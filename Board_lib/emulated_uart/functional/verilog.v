==> flow/design.v <==
module emulated_uart(clk, epp_din, epp_dout, epp_astrb, epp_dstrb, epp_rnw, epp_wait, byte_out,
			     byte_in, get, put, rts, rtr, get_ack, put_ack );
input            clk;
input      [7:0] epp_din;
output reg [7:0] epp_dout;
input            epp_astrb;
input            epp_dstrb;
input            epp_rnw;
output reg       epp_wait;
output reg [7:0] byte_out;
input      [7:0] byte_in;
input            get;
input            put;
output reg       get_ack;
output reg       put_ack;
reg [1:0]        addr;
output reg       rts;
output reg       rtr;
reg [7:0]        byte2pc;
initial
 begin
  epp_wait = 1;		 
  rts = 0;		 
  rtr = 1;		 
  get_ack = 0;
  put_ack = 0;
 end
always @(posedge clk)
 begin
  if((epp_wait == 1) & (epp_astrb == 1) & (epp_dstrb == 1)) epp_wait <= 0;  
  else if((epp_astrb == 0) & (epp_rnw == 0))  
   begin
    addr <= epp_din;
    epp_wait <= 1;
   end
  else if((epp_dstrb == 0) & (epp_rnw == 0))  
   begin
    byte_out <= epp_din;
    rtr <= 0;
    epp_wait <= 1;
   end
  else if((epp_dstrb == 0) & (epp_rnw == 1))  
   begin
    case(addr)
     0 : epp_dout <= rtr;  
     2 : epp_dout <= rts;  
     3 : begin
          epp_dout <= byte2pc;  
          rts <= 0;
         end
    endcase
    epp_wait <= 1;
   end
  else
   begin
    if((get == 1) & (get_ack == 0))
     begin
      get_ack <= 1;
      rtr <= 1;
     end
    else if((get == 0) & (get_ack == 1))
     get_ack <= 0;
    if((put == 1) & (put_ack == 0))
     begin
      byte2pc <= byte_in;
      put_ack <= 1;
      rts <= 1;
     end
    else if((put == 0) & (put_ack == 1))
     put_ack <= 0;          
   end
 end       
endmodule
* Step by step through the tools: emulated_uart *
What the tools print for emulated_uart, step after step.
Lines are those of the file above, counted from 1.
Operators carry their Yosys type and port widths (W data, S select, Z words).
Not given: --

design
  design top = emulated_uart
  clock input = clk
  cell library = sky130hd
  timing corner = tt_025C_1v80

* Word-level counts *
Yosys after proc, flatten, opt, wreduce and memory -nomap, before mapping. Memory bits, and registers merged into a memory's read port (data or address), are not among the register bits. Print and check cells are not counted. Equal cells are merged and count once.

storage and ports
  register bits = 31
  input port bits = 22
  output and inout port bits = 21
  word-level cells = 59

cells by class
  equality and inequality tests = 4
  mux-type cells = 11
  bitwise logic cells = 20
  reduce/logical cells = 15

operators with widths
  kind                  number
  $reduce_and A5 Y1     5
  $pmux W8 S3           1
  $not A1 Y1            11
  $mux W1               10
  $and A1 B1 Y1         9
  $reduce_bool A2 Y1    4
  $reduce_bool A3 Y1    2
  $eq A2 B2 Y1 const B  2
  $reduce_and A4 Y1     1
  $reduce_and A3 Y1     1
  $ne A2 B1 Y1 const B  1
  $ne A2 B2 Y1 const B  1
  $logic_not A2 Y1      1
  $reduce_and A2 Y1     1

* Depth *
Longest topological path by Yosys (ltp), each cell counted once; first at word level (registers and memories cut), then after technology mapping (sequential cells cut; the memories' decode and read muxes count).

logic depth
  depth after elaboration = 5
  ABC_AREA = 1
  gate-level depth with buffers = 5
  depth with buffers taken out = 5

* Netlist *
Source: synth_stat.txt of the flow (Yosys; design flattened, memories mapped). It holds for the ABC_AREA given above (unset counts as 0); a run with the other value may have another netlist.

cell types
  cell                       number  total area (um2)
  sky130_fd_sc_hd__edfxtp_1  30      900.864
  sky130_fd_sc_hd__inv_1     13      48.797
  sky130_fd_sc_hd__nor2_1    10      37.536
  sky130_fd_sc_hd__nand2_1   8       30.029
  sky130_fd_sc_hd__ha_1      2       25.024
  sky130_fd_sc_hd__dfxtp_1   1       20.019
  sky130_fd_sc_hd__nand2_2   3       18.768
  sky130_fd_sc_hd__inv_2     4       15.014
  sky130_fd_sc_hd__nand3_1   3       15.014
  sky130_fd_sc_hd__nand4_1   2       12.512
  sky130_fd_sc_hd__nor2_4    1       11.261
  sky130_fd_sc_hd__a21oi_1   1       5.005
  sky130_fd_sc_hd__o21ai_0   1       5.005

synthesis totals
  cell count = 79
  synthesis area = 0.0011448 mm2
  area of sequential cells = 0.0009209 mm2
  mapped flip-flops = 31
  buffers = 0

* Timing after synthesis *
OpenSTA on the mapped netlist: ideal clock, no wires. The path of least setup slack (recovery checks aside). Input and output delay are each 20% of the period. Register names are those of the netlist, which keeps one name where synthesis merged equal registers.

timing after synthesis
  kind = input to register
  start = input port epp_dstrb
  end = register epp_dout[0]
  period = 2.12 ns
  input delay = 0.424 ns
  setup time = 0.375 ns
  time at the first pin = 0.424 ns
  arrival = 0.974 ns
  required time = 1.745 ns
  slack = 0.771 ns
  delay of the path = 0.925 ns
  stages = 3
  path buffers = 0
  synthesis period reached = 1.349 ns

"delay of the path" is the arrival time less input delay plus setup time.
"stages": output pins that drive a net of the path, with the launching flip-flop's if there is one; two outputs of one cell count as two.
"synthesis period reached" = period - worst setup slack (recovery checks aside). The figure is calculated, with input and output delays left at 20% of the set period.
Between the ends stands the longest chain of elaborated cells between them, by number of cells; it is not shown to be the way that was timed. Of several equally long chains one is given.
A line is the first line of the expression or statement that the cell stems from. Yosys adds cells for indexed reads and writes and turns some case tables into memories.
At most two assigning lines are given for a register; there are more.

on the way, after synthesis
  cells stage by stage = sky130_fd_sc_hd__inv_2 sky130_fd_sc_hd__nand2_1 sky130_fd_sc_hd__a21oi_1
  cells in the longest elaborated chain = 4
  elaborated cells on any way between the ends = 7
  classes of those cells = logic (6); reduce/logical (1)

ends and longest elaborated chain, after synthesis
  what               line  source
  start, declared    7     input            epp_dstrb;
  $not A1 Y1         36    else if((epp_dstrb == 0) & (epp_rnw == 0))
  $and A1 B1 Y1      36
  $not A1 Y1         --
  $reduce_and A5 Y1  --
  end, assigned      45    0 : epp_dout <= rtr;
  end, assigned      46    2 : epp_dout <= rts;
  end, declared      5     output reg [7:0] epp_dout;

* Path in the finished layout *
Path of least setup slack in the final report of run 1 (OpenROAD, finished layout, wires in). Where an end is a register, its clock arrival counts in the times.

timing after layout
  kind = register to output
  start = register rts
  end = output port rts
  period = 1.53 ns
  output delay = 0.31 ns
  time at the first pin = 0.27 ns
  arrival = 1.18 ns
  required time = 1.22 ns
  slack = 0.05 ns
  stages = 2
  path buffers = 1

on the way, after layout
  cells stage by stage = sky130_fd_sc_hd__edfxtp_1 sky130_fd_sc_hd__clkdlybuf4s50_1
  cells in the longest elaborated chain = 0
  elaborated cells on any way between the ends = 0
  RTL lines with such cells = 0

ends and longest elaborated chain, after layout
  what             line  source
  start, declared  17    output reg       rts;
  start, assigned  49    rts <= 0;
  start, assigned  67    rts <= 1;
  end, declared    17

Wiki page: emulated_uart / flow data

Module emulated_uart, platform sky130hd: 2 stored runs of the flow (Yosys, OpenROAD) with differing settings, in no particular order. Input and output delays are each 20% of the period that was set; the output load is 0.01 pF.
"clock period achieved": clock period set for the run, less the worst setup slack. It is reckoned from that one timing run; input and output delays stay at 20% of the period that was set.
"critical path time" = time allowed to the worst setup path (clock period - input delay - output delay, where it has them) - its slack; a late launch clock adds to it, a late capture clock takes from it.
"total power of the final layout" is the tool's figure for a default switching activity; nothing was simulated.
Settings: - = not set for that run.
Results: - = not shown.

item                                  run 1               run 2
period_ns                             1.53                2.34
CORE_UTILIZATION                      32                  70
SETUP_SLACK_MARGIN                    -0.0                0.18
PLACE_DENSITY                         0.61                -
CORE_ASPECT_RATIO                     0.56                1.03
CELL_PAD_IN_SITES_GLOBAL_PLACEMENT    0                   2
CELL_PAD_IN_SITES_DETAIL_PLACEMENT    1                   1
TNS_END_PERCENT                       95                  -
ABC_AREA                              1                   -
SLEW_MARGIN                           5                   30
MAX_ROUTING_LAYER                     met4                met4
CAP_MARGIN                            20                  20
CORE_MARGIN                           2                   2
PLACE_DENSITY_LB_ADDON                -                   0.08
HOLD_SLACK_MARGIN                     -                   0.27
utilization after layout (%)          51.4                -
clock period achieved (ns)            1.483               -
die size (mm2)                        0.0040924           -
critical path time (ns)               1.18                -
class of the worst setup path         register to output  -
post-synthesis cell area (mm2)        0.0011448           -
setup slack of the worst path (ns)    0.047               -
total power of the final layout (mW)  1.768               -

Run 2: not finished: placement ended with error FLW-0024
